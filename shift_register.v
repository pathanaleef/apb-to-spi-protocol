==> flow/design.v <==
module shift_register(input PCLK,PRESET_n,ss_i,send_data_i,lsbfe_i,cpha_i,cpol_i,
		      input miso_receive_sclk_o,miso_receive_sclk0_o,
		      input mosi_send_sclk_o,mosi_send_sclk0_o,
		      input [7:0]data_mosi_i,
		      input miso_i,receive_data_i,
		      output reg mosi_o,
		      output reg[7:0]data_miso_o);
reg[7:0] shift_register,temp_reg;
reg [2:0]count,count1,count2,count3;
always@(posedge PCLK or negedge PRESET_n)
begin
       if(!PRESET_n)
	       shift_register<=8'd0;
       else
       begin
	       if(send_data_i)
		        shift_register<=data_mosi_i;
			else
				 shift_register<=shift_register;
	end
end
always@(posedge PCLK or negedge PRESET_n)
begin
	if(!PRESET_n)
		data_miso_o <=8'd0;
	else
	begin 
		if(receive_data_i)
			data_miso_o<=temp_reg;
		else
			data_miso_o <=data_miso_o;
	end
end
always@(posedge PCLK or negedge PRESET_n)
begin
	if(!PRESET_n)
	begin
		mosi_o<=1'b0;
		count<=8'h00;
		count1<=8'h07;
	end
	else
		if(!ss_i)
		begin
			if((!cpha_i&&cpol_i)||(!cpol_i&&cpha_i))
			begin
				if(lsbfe_i)
				begin
					if(count<=3'd7)
					begin
						if(mosi_send_sclk0_o)
						begin
							mosi_o<=shift_register[count];
							count<=count+1'b1;
						end
					else
						count<=count;
					end
				end
				else
				begin
					if(count1>=3'd0)
					begin
						if(mosi_send_sclk0_o)
						begin
							mosi_o<=shift_register[count1];
							count1<=count1-1'b1;
						end
					else
						count1<=3'd7;
					end	
				end
			end
			else
			begin
				if(lsbfe_i)
				begin
					if(count<=3'd7)
					begin
						if(mosi_send_sclk_o)
						begin
							mosi_o<=shift_register[count];
							count<=count+1'b1;
						end
					else
						count<=count;
					end
				end
				else
				begin
					if(count1>=3'd0)
					begin
						if(mosi_send_sclk_o)
						begin
							mosi_o<=shift_register[count1];
							count1<=count1-1'b1;
						end
					else
						count1<=3'd7;
					end
				end	
			end
		end
	end
always@(posedge PCLK or negedge PRESET_n)
begin
	if(!PRESET_n)
	begin
		count2<=8'h00;
		count3<=8'h07;
		temp_reg<=8'd0;
	end
	else
		if(!ss_i)
		begin
			if((!cpha_i&&cpol_i)||(!cpol_i&&cpha_i))
			begin
				if(lsbfe_i)
				begin
					if(count2<=3'd7)
					begin
						if(miso_receive_sclk0_o)
						begin
							temp_reg[count2]<=miso_i;
							count2<=count2+1'b1;
						end
						else
							count2<=count2;
					end
				end
				else
				begin
					if(count3>=3'd0)
					begin
						if(miso_receive_sclk0_o)
						begin
							temp_reg[count3]<=miso_i;
							count3<=count3-1'b1;
						end
						else
							count3<=count3;
					end	
				end
			end
			else
			begin
				if(lsbfe_i)
				begin
					if(count2<=3'd7)
					begin
						if(miso_receive_sclk_o)
						begin
							temp_reg[count2]<=miso_i;
							count2<=count2+1'b1;
						end
						else
							count2<=count2;
					end
				end
				else
				begin
					if(count3>=3'd0)
					begin
						if(miso_receive_sclk_o)
						begin
							temp_reg[count3]<=miso_i;
							count3<=count3-1'b1;
						end
						else
							count3<=count3;
					end
				end	
			end
		end
	end
endmodule
# From RTL to reports: shift_register

The steps from the RTL of shift_register to its reports follow in flow order.
Line numbers count from 1 in the design file above.
Cell names lack the library's common part.
The mark - stands for no value.

Top module: shift_register
Clock: PCLK
Standard-cell library: sky130hd
Corner: tt_025C_1v80

# Word-level counts

Counts by Yosys on the flattened word-level netlist (proc, flatten, opt, wreduce; memories kept). Register bits leave out memories and registers merged into their read ports (data or address). Print and check cells are left out. Cells with the same type and inputs are merged into one.

Register bits after elaboration: 37
Input bits: 21

Equality and inequality tests: 4
Bitwise operators: 8
Multiplexer cells: 50
Order comparisons: 4
Shift-type cells: 6
Reduce/logical cells: 15
Add/subtract/negate cells: 6

Operators with widths:

| operator                                                                             | count |
| 8-bit two-way mux                                                                    | 11 |
| 3-bit two-way mux                                                                    | 28 |
| 5-bit AND reduction                                                                  | 5 |
| 1-bit by 4-bit variable shift with 8-bit output                                      | 2 |
| 1-bit by 4-bit variable shift with 8-bit output (first input constant)               | 2 |
| 8-bit by 3-bit indexed select with 1-bit output                                      | 2 |
| 8-bit AND                                                                            | 2 |
| 8-bit bitwise OR                                                                     | 2 |
| 8-bit inverter                                                                       | 2 |
| 1-bit two-way mux                                                                    | 11 |
| 2-bit nonzero test                                                                   | 4 |
| 3-bit negation with 4-bit output                                                     | 2 |
| 3-bit by 1-bit adder with 3-bit output (second input constant)                       | 2 |
| 3-bit by 1-bit subtractor with 3-bit output (second input constant)                  | 2 |
| 3-bit by 1-bit greater-or-equal comparator with 1-bit output (second input constant) | 2 |
| 3-bit less-or-equal comparator (second input constant)                               | 2 |
| 2-bit by 1-bit inequality test with 1-bit output (second input constant)             | 2 |
| 2-bit inequality test (second input constant)                                        | 2 |
| 3-bit AND reduction                                                                  | 1 |
| 1-bit logical AND                                                                    | 2 |
| 1-bit inverter                                                                       | 2 |
| 1-bit logical NOT                                                                    | 2 |
| 1-bit logical OR                                                                     | 1 |

# Depth

Longest topological path by Yosys (ltp), each cell counted once; first at word level (registers and memories cut), then after technology mapping (sequential cells cut; the memories' decode and read muxes count).

Depth in word-level cells: 9
ABC_AREA: 0
Depth in mapped cells: 8

# Mapped cells and area

The flow's flattened synthesis, as Yosys stat reports it; memories are mapped. The netlist is that of the ABC_AREA named above (0 if unset); the other value can give another one.
Totals and module areas in this step are rounded.

Mapped flip-flops: 37
Buffers: 10
Chip area (Yosys): 2180 um2
Cells in the netlist: 204

Cells by type:

| cell type | count | area in all (um2) |
| dfrtp_1   | 31    | 775.744 |
| mux2_2    | 21    | 236.477 |
| dfstp_2   | 6     | 157.651 |
| ha_1      | 11    | 137.632 |
| nand2_1   | 19    | 71.318 |
| mux2i_1   | 6     | 60.058 |
| nor2_1    | 12    | 45.043 |
| xnor2_1   | 5     | 43.792 |
| a21oi_1   | 8     | 40.038 |
| a22oi_1   | 5     | 37.536 |
| a221oi_1  | 4     | 35.034 |
| nand2b_1  | 5     | 31.28 |
| a21o_1    | 4     | 30.029 |
| inv_1     | 8     | 30.029 |
| o21ai_0   | 6     | 30.029 |
| xor2_1    | 3     | 26.275 |
| a211oi_2  | 2     | 25.024 |
| nor2b_1   | 4     | 25.024 |

Other cell types: 25; their cells: 44.

# Timing after synthesis

Source: OpenSTA report_checks on the synthesized netlist (no wires, ideal clock, input and output delay 20% of the period each), path of least setup slack; recovery checks are left aside. Register names are those of the netlist, which keeps one name where synthesis merged equal registers.

Path type: reg-to-reg
From: register count3[0]
To: register temp_reg[2]
Data arrival time: 1.962 ns
Setup slack: 0.882 ns
Clock period: 2.97 ns
Delay of the path: 2.087 ns
Stages on the path: 9
Setup time: 0.125 ns
Path buffers: 1
Launch time at the first pin: 0.000 ns
Synthesis period reached: 2.088 ns

"delay of the path" = arrival - input delay + setup time.
"stages on the path" counts driving pins, that of a launching flip-flop among them; a cell with two outputs on the path counts twice.
"synthesis period reached" = period - worst setup slack (recovery checks aside). The figure is calculated, with input and output delays left at 20% of the set period.
The rows between start and end are the longest chain of elaborated cells between them; the timing report does not say that the signal goes this way. Where chains are equally long, one stands for them.
Each line given opens the expression or statement behind the cell; cells for indexed reads and writes are added by Yosys, which also makes memories of some case tables.
A register here has more assigning lines than the two given.

Path through: dfstp_2 > inv_1 > ha_1 > buf_2 > or3b_1 > a2111oi_0 > a21oi_1 > o21ai_0 > o21ai_1
Cells in the longest elaborated chain: 9
Elaborated cells between the ends (all ways): 16

RTL lines, path post-synthesis:

| element                                         | RTL line | source |
| start, declared                                 | 9        | `reg [2:0]count,count1,count2,count3;` |
| start, assigned                                 | 138      | `count3<=count3-1'b1;` |
| start, assigned                                 | 141      | `count3<=count3;` |
| 3-bit negation with 4-bit output                | 166      | `temp_reg[count3]<=miso_i;` |
| 1-bit by 4-bit variable shift with 8-bit output | 166      |  |
| 8-bit inverter                                  | 166      |  |
| 8-bit AND                                       | 166      |  |
| 8-bit bitwise OR                                | 166      |  |
| 8-bit two-way mux                               | 164      | `if(miso_receive_sclk_o)` |
| 8-bit two-way mux                               | 162      | `if(count3>=3'd0)` |
| 8-bit two-way mux                               | 147      | `if(lsbfe_i)` |
| 8-bit two-way mux                               | 116      | `if((!cpha_i&&cpol_i)\|\|(!cpol_i&&cpha_i))` |
| end, assigned                                   | 124      | `temp_reg[count2]<=miso_i;` |
| end, assigned                                   | 137      | `temp_reg[count3]<=miso_i;` |
| end, declared                                   | 8        | `reg[7:0] shift_register,temp_reg;` |

# Path in the finished layout

Path of least setup slack in the final report of job 2 (OpenROAD, finished layout, wires in). Where an end is a register, its clock arrival counts in the times.

Path type: reg-to-reg
From: register count3[0]
To: register temp_reg[2]
Setup slack: 0.75 ns
Path buffers: 0
Stages on the path: 8
Data arrival time: 2.44 ns
Setup time: 0.11 ns
Clock period: 3.02 ns
Launch time at the first pin: 0.28 ns

The rows between start and end are the longest chain of elaborated cells between them; the timing report does not say that the signal goes this way. Where chains are equally long, one stands for them.
A register here has more assigning lines than the two given.

Path through: dfstp_2 > inv_1 > ha_1 > or3b_1 > a2111oi_0 > a21oi_1 > o21ai_0 > o21ai_1
Cells in the longest elaborated chain: 9
Elaborated cells between the ends (all ways): 16

RTL lines, path after layout:

| element                                         | RTL line | source |
| start, declared                                 | 9        | `reg [2:0]count,count1,count2,count3;` |
| start, assigned                                 | 138      | `count3<=count3-1'b1;` |
| start, assigned                                 | 141      | `count3<=count3;` |
| 3-bit negation with 4-bit output                | 166      | `temp_reg[count3]<=miso_i;` |
| 1-bit by 4-bit variable shift with 8-bit output | 166      |  |
| 8-bit inverter                                  | 166      |  |
| 8-bit AND                                       | 166      |  |
| 8-bit bitwise OR                                | 166      |  |
| 8-bit two-way mux                               | 164      | `if(miso_receive_sclk_o)` |
| 8-bit two-way mux                               | 162      | `if(count3>=3'd0)` |
| 8-bit two-way mux                               | 147      | `if(lsbfe_i)` |
| 8-bit two-way mux                               | 116      | `if((!cpha_i&&cpol_i)\|\|(!cpol_i&&cpha_i))` |
| end, assigned                                   | 124      | `temp_reg[count2]<=miso_i;` |
| end, assigned                                   | 137      | `temp_reg[count3]<=miso_i;` |
| end, declared                                   | 8        | `reg[7:0] shift_register,temp_reg;` |

Data sheet: physical implementation of shift_register

Below are 2 stored runs of the flow (Yosys, OpenROAD; platform sky130hd) on shift_register, each with its settings and what was measured, unordered. Constraints: input delay and output delay 20% of the set period each, output load 0.01 pF.
"critical setup path time" is the time allowed to the run's worst setup path (the clock period less input and output delay, where it has them) less its slack. Clock arrival times count: a late capture clock shortens it, a late launch clock lengthens it.
"total power of the final layout": no workload was simulated; the value follows from the tool's default switching activity.
Results are given in rounded form.

## Job 1

==> flow/run.sh <==
#!/bin/bash
# the make line also repeats the synthesis and layout settings of config.mk as NAME=value (left out here)
make -C /OpenROAD-flow-scripts/flow DESIGN_CONFIG=/design/flow/config.mk WORK_HOME=/design/flow/orfs CLKGATE_MAP_FILE= finish
==> flow/config.mk <==
export PLATFORM = sky130hd
export DESIGN_NAME = shift_register
export DESIGN_NICKNAME = shift_register
export VERILOG_FILES = /design/flow/design.v
export SDC_FILE = /design/flow/constraint.sdc
export NUM_CORES = 4
export LEC_CHECK = 0
export CAP_MARGIN = 30
export CELL_PAD_IN_SITES_GLOBAL_PLACEMENT = 0
export CORE_ASPECT_RATIO = 1.01
export CORE_MARGIN = 2
export CORE_UTILIZATION = 65
export GPL_ROUTABILITY_DRIVEN = 0
export GPL_TIMING_DRIVEN = 0
export HOLD_SLACK_MARGIN = -0.07
export PLACE_DENSITY_LB_ADDON = 0.0
export SLEW_MARGIN = 20
export TNS_END_PERCENT = 80
==> flow/constraint.sdc <==
create_clock -name core_clock -period 1.26 [get_ports {PCLK}]
set_input_delay 0.2520 -clock core_clock [delete_from_list [all_inputs] [get_ports {PCLK}]]
set_output_delay 0.2520 -clock core_clock [all_outputs]
set_load 0.01 [all_outputs]

Job 1: not finished: routing ended with error DPL-0038

## Job 2

==> flow/run.sh <==
#!/bin/bash
# the make line also repeats the synthesis and layout settings of config.mk as NAME=value (left out here)
make -C /OpenROAD-flow-scripts/flow DESIGN_CONFIG=/design/flow/config.mk WORK_HOME=/design/flow/orfs CLKGATE_MAP_FILE= finish
==> flow/config.mk <==
export PLATFORM = sky130hd
export DESIGN_NAME = shift_register
export DESIGN_NICKNAME = shift_register
export VERILOG_FILES = /design/flow/design.v
export SDC_FILE = /design/flow/constraint.sdc
export NUM_CORES = 4
export LEC_CHECK = 0
export CAP_MARGIN = 20
export CORE_MARGIN = 2
export CORE_UTILIZATION = 40
export SLEW_MARGIN = 20
==> flow/constraint.sdc <==
create_clock -name core_clock -period 3.02 [get_ports {PCLK}]
set_input_delay 0.6040 -clock core_clock [delete_from_list [all_inputs] [get_ports {PCLK}]]
set_output_delay 0.6040 -clock core_clock [all_outputs]
set_load 0.01 [all_outputs]

| result of job 2 | value |
|---|---|
| netlist area reported by Yosys | 2180 um2 |
| critical setup path time | 2.27 ns |
| type of the worst setup path | reg-to-reg |
| worst setup slack after layout | 0.752 ns |
| die area | 6050 um2 |
| total power of the final layout | 2320 uW |
| utilization after routing | 0.51 |
| final setup TNS | 0.000 ns |
