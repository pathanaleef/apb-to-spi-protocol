==> flow/design.v <==
module spi_slave_select(input PCLK,PRESET_n,mstr_i,spiswai_i,
			input[1:0] spi_mode_i,
			input send_data_i,
			input[11:0]BaudRateDivisor_i,
			output reg receive_data_o,ss_o,
			output tip_o);
reg [15:0]count_s;
wire [15:0]target_s;
reg rcv_s;
assign target_s=((BaudRateDivisor_i/2)*16);
assign tip_o=~ss_o;
always@(posedge PCLK or negedge PRESET_n)
begin
	if(!PRESET_n)
		receive_data_o<=1'b0;
	else
		receive_data_o<=rcv_s;
end
always@(posedge PCLK or negedge PRESET_n)
begin
	if(!PRESET_n)
		rcv_s<=1'b0;
	else if((!spiswai_i&&(spi_mode_i==2'b01) || (spi_mode_i==2'b00)) && mstr_i) 
	begin
		if(send_data_i)
			rcv_s<=1'b0;
		else if(count_s <= target_s-1'b1)
		begin
			if(count_s == target_s-1'b1)
				rcv_s<=1'b1;
			else
				rcv_s<=1'b0;
		end
		else rcv_s<=1'b0;
	end
else rcv_s<=1'b0;
end
always@(posedge PCLK or negedge PRESET_n)
begin
	if(!PRESET_n)
		ss_o<=1'b1;
	else
	begin
		if((!spiswai_i&&(spi_mode_i==2'b01) || (spi_mode_i==2'b00)) && mstr_i) 
		begin
			if(!send_data_i)
			begin
				if(count_s <= target_s-1'b1)
					ss_o<=1'b0;
				else
					ss_o<=1'b1;
			end
			else
				ss_o<=1'b0;
		end
		else
				ss_o<=1'b1;
	end
end
always@(posedge PCLK or negedge PRESET_n)
begin
	if(!PRESET_n)
		count_s<=16'hffff;
	else if((!spiswai_i&&(spi_mode_i==2'b01) || (spi_mode_i==2'b00)) && mstr_i) 
	begin
		if(send_data_i)
			count_s<=16'b0;
		else if(count_s <= target_s-1'b1)
			count_s<=count_s+1'b1;
		else
				count_s<=16'hffff;
		end
	else 
		count_s<=16'hffff;
end
endmodule
Tool chain data of spi_slave_select
What the tools print for spi_slave_select, step after step.
Line numbers count from 1 in the design file above.
Operators carry their Yosys type and port widths (W data, S select, Z words).
Library cell names are shortened.
Not given: n/a
Set-up
  top: spi_slave_select
  clock: PCLK
  cell library: sky130hd
  library corner: tt_025C_1v80

Elaborated design
Counts by Yosys on the flattened word-level netlist (proc, flatten, opt, wreduce; memories kept). Register bits leave out memories and registers merged into their read ports (data or address); mux counts leave out enables and synchronous resets folded into registers. Print and check cells are left out. Cells with the same type and inputs are merged into one.
Bit counts
  flip-flop bits (word level): 19
  bits in latches: 0
  memory bits (writable): 0
  ROM bits: 0
  word width x clocked read ports: 0
  memories kept: 0
  input port bits: 19
  output and inout port bits: 3
  cells after elaboration: 25
Cells by class
  add/subtract/negate cells: 2
  $mul: 0
  div/mod/pow operators: 0
  magnitude comparators: 1
  equality and inequality tests: 2
  shift operators: 0
  muxes and demuxes: 10
  bitwise operators: 1
  reductions and logical operators: 5
Operator list (number)
  $mux W16: 3
  $sub A15 B1 Y16 const B: 1
  $add A16 B1 Y16 const B: 1
  $le A16 B16 Y1: 1
  $eq A16 B16 Y1: 1
  $mux W1: 7
  $logic_and A1 B1 Y1: 2
  $eq A2 B1 Y1 const B: 1
  $logic_not A2 Y1: 1
  $logic_or A1 B1 Y1: 1
  $not A1 Y1: 1
  $logic_not A1 Y1: 1

Depth
Depth = most cells in a row (Yosys ltp): at word level without a register or memory, in the mapped netlist without a sequential cell, where the memories' decode and read muxes count.
Depth
  word-level depth: 6
  ABC_AREA: 0
  mapped depth: 12
  mapped depth without buffers: 11

After synthesis
Yosys stat after the flow's synthesis: flattened, memories mapped to cells. It holds for the ABC_AREA given above (unset counts as 0); a run with the other value may have another netlist.
Synthesis totals
  mapped cells: 140
  synthesis area: 1412.6 um^2
  sequential area: 496.7 um^2
  flip-flops: 19
  buffers: 3
Cell types
  dfstp_2: number 17, area in all 446.678 um^2
  ha_1: number 14, area in all 175.168 um^2
  a211o_1: number 15, area in all 131.376 um^2
  xnor2_1: number 14, area in all 122.618 um^2
  xor2_1: number 9, area in all 78.826 um^2
  dfrtp_1: number 2, area in all 50.048 um^2
  nand2_1: number 11, area in all 41.29 um^2
  nor2_1: number 10, area in all 37.536 um^2
  nand4_1: number 5, area in all 31.28 um^2
  nand3_1: number 6, area in all 30.029 um^2
  a21oi_1: number 5, area in all 25.024 um^2
  a211oi_4: number 1, area in all 20.019 um^2
  nor3_4: number 1, area in all 16.266 um^2
  a221oi_2: number 1, area in all 15.014 um^2
  inv_1: number 4, area in all 15.014 um^2
  nand3b_1: number 2, area in all 15.014 um^2
  and3_1: number 2, area in all 12.512 um^2
  nand4_2: number 1, area in all 12.512 um^2
Not listed: further types 15, cells in them 20.

Timing after synthesis
OpenSTA on the mapped netlist: ideal clock, no wires. The path of least setup slack (recovery checks aside). Input and output delay are each 20% of the period. Register names are those of the netlist, which keeps one name where synthesis merged equal registers.
Timing after synthesis
  path type: input port to flip-flop
  from: input BaudRateDivisor_i[10]
  to: register count_s[0]
  clock period: 2.52 ns
  setup time: 0.088 ns
  time at the first pin: 0.504 ns
  data arrival time: 2.606 ns
  setup slack: -0.174 ns
  delay of the path: 2.190 ns
  stages: 7
  path buffers: 0
  synthesis period reached: 2.694 ns
"delay of the path" is the arrival time less input delay plus setup time.
"stages": output pins that drive a net of the path, with the launching flip-flop's if there is one; two outputs of one cell count as two.
"synthesis period reached" = period - worst setup slack (recovery checks aside). The figure is calculated, with input and output delays left at 20% of the set period.
The rows between start and end are the longest chain of elaborated cells between them; the timing report does not say that the signal goes this way. Where chains are equally long, one stands for them.
A line is the first line of the expression or statement that the cell stems from. Yosys adds cells for indexed reads and writes and turns some case tables into memories.
A register here has more assigning lines than the two given.
On the way, after synthesis
  path through: or4_1 or3_1 ha_1 nand4_2 nor4_2 a211oi_4 or3_1
  length of the longest elaborated chain: 5
  elaborated cells on any way between the ends: 5
  classes of those cells: 1 x add/sub; 1 x compare; 3 x mux
RTL lines, path after synthesis
  start, declared: line 4  | input[11:0]BaudRateDivisor_i,
  $sub A15 B1 Y16: line 68
  $le A16 B16 Y1: line 68
  $mux W16: line 68
  $mux W16: line 66  | if(send_data_i)
  $mux W16: line 64  | else if((!spiswai_i&&(spi_mode_i==2'b01) || (spi_mode_i==2'b00)) && mstr_i)
  end, assigned: line 63  | count_s<=16'hffff;
  end, assigned: line 69  | count_s<=count_s+1'b1;
  end, declared: line 7  | reg [15:0]count_s;

Path in the finished layout
From the final timing report of flow run 2: the path of least setup slack in the routed layout; clock arrival at registers is part of the times.
Timing after layout
  path type: input port to flip-flop
  from: input BaudRateDivisor_i[3]
  to: register count_s[0]
  clock period: 4.07 ns
  setup time: 0.08 ns
  time at the first pin: 0.81 ns
  data arrival time: 3.86 ns
  setup slack: 0.39 ns
  stages: 11
  path buffers: 2
The rows between start and end are the longest chain of elaborated cells between them; the timing report does not say that the signal goes this way. Where chains are equally long, one stands for them.
A register here has more assigning lines than the two given.
On the way, after layout
  path through: clkdlybuf4s50_1 nor4_1 nand2_1 nor4_1 xnor2_1 ha_1 nand4_2 nor4_2 a211oi_4 buf_4 or3_1
  length of the longest elaborated chain: 5
  elaborated cells on any way between the ends: 5
  classes of those cells: 1 x add/sub; 1 x compare; 3 x mux
RTL lines, path after layout
  start, declared: line 4  | input[11:0]BaudRateDivisor_i,
  $sub A15 B1 Y16: line 68
  $le A16 B16 Y1: line 68
  $mux W16: line 68
  $mux W16: line 66  | if(send_data_i)
  $mux W16: line 64  | else if((!spiswai_i&&(spi_mode_i==2'b01) || (spi_mode_i==2'b00)) && mstr_i)
  end, assigned: line 63  | count_s<=16'hffff;
  end, assigned: line 69  | count_s<=count_s+1'b1;
  end, declared: line 7  | reg [15:0]count_s;

Wiki page: spi_slave_select / flow data

Top module spi_slave_select; platform sky130hd; tools Yosys and OpenROAD; 2 stored runs in no particular order. Input and output delays are each 20% of the period that was set; the output load is 0.01 pF.
"achieved clock period (ns)" means the clock period less the worst setup slack. The figure is calculated, with input and output delays left at 20% of the set period.
"worst setup path time (ns)" is the time allowed to the run's worst setup path (the clock period less input and output delay, where it has them) less its slack. Clock arrival times count: a late capture clock shortens it, a late launch clock lengthens it.
"finish__power__total" is the tool's figure for a default switching activity; nothing was simulated.

Flow files of flow run 1
==> flow/run.sh <==
#!/bin/bash
# the make line also repeats the synthesis and layout settings of config.mk as NAME=value (left out here)
make -C /OpenROAD-flow-scripts/flow DESIGN_CONFIG=/design/flow/config.mk WORK_HOME=/design/flow/orfs CLKGATE_MAP_FILE= finish
==> flow/config.mk <==
export PLATFORM = sky130hd
export DESIGN_NAME = spi_slave_select
export DESIGN_NICKNAME = spi_slave_select
export VERILOG_FILES = /design/flow/design.v
export SDC_FILE = /design/flow/constraint.sdc
export NUM_CORES = 4
export LEC_CHECK = 0
export CAP_MARGIN = 25
export CELL_PAD_IN_SITES_DETAIL_PLACEMENT = 1
export CORE_ASPECT_RATIO = 0.72
export CORE_MARGIN = 2
export CORE_UTILIZATION = 60
export CTS_CLUSTER_DIAMETER = 318
export GPL_ROUTABILITY_DRIVEN = 0
export MAX_ROUTING_LAYER = met4
export MIN_ROUTING_LAYER = met1
export PLACE_DENSITY_LB_ADDON = 0.03
export SETUP_SLACK_MARGIN = 0.41
export SLEW_MARGIN = 20
==> flow/constraint.sdc <==
create_clock -name core_clock -period 4.62 [get_ports {PCLK}]
set_input_delay 0.9240 -clock core_clock [delete_from_list [all_inputs] [get_ports {PCLK}]]
set_output_delay 0.9240 -clock core_clock [all_outputs]
set_load 0.01 [all_outputs]

report of flow run 1: did not finish, place, DPL-0033

Flow files of flow run 2
==> flow/run.sh <==
#!/bin/bash
# the make line also repeats the synthesis and layout settings of config.mk as NAME=value (left out here)
make -C /OpenROAD-flow-scripts/flow DESIGN_CONFIG=/design/flow/config.mk WORK_HOME=/design/flow/orfs CLKGATE_MAP_FILE= finish
==> flow/config.mk <==
export PLATFORM = sky130hd
export DESIGN_NAME = spi_slave_select
export DESIGN_NICKNAME = spi_slave_select
export VERILOG_FILES = /design/flow/design.v
export SDC_FILE = /design/flow/constraint.sdc
export NUM_CORES = 4
export LEC_CHECK = 0
export CAP_MARGIN = 5
export CELL_PAD_IN_SITES_DETAIL_PLACEMENT = 0
export CORE_ASPECT_RATIO = 0.77
export CORE_MARGIN = 2
export CORE_UTILIZATION = 41
export GPL_ROUTABILITY_DRIVEN = 0
export HOLD_SLACK_MARGIN = 0.18
export MIN_ROUTING_LAYER = met1
export PLACE_DENSITY = 0.36
export SETUP_SLACK_MARGIN = -0.27
export SLEW_MARGIN = 20
==> flow/constraint.sdc <==
create_clock -name core_clock -period 4.07 [get_ports {PCLK}]
set_input_delay 0.8140 -clock core_clock [delete_from_list [all_inputs] [get_ports {PCLK}]]
set_output_delay 0.8140 -clock core_clock [all_outputs]
set_load 0.01 [all_outputs]

report of flow run 2
yosys chip area after synthesis (um^2): 1412.6
finish__design__die__area: 3934.8
finish__design__instance__area__stdcell: 1696.6
finish__design__instance__utilization: 0.5231
finish__timing__setup__ws: 0.387
finish__timing__setup__tns: 0.000
finish__timing__hold__ws: 0.354
finish__power__total: 4.846e-04
achieved clock period (ns): 3.683
worst setup path time (ns): 2.87
worst setup path kind: input port to flip-flop
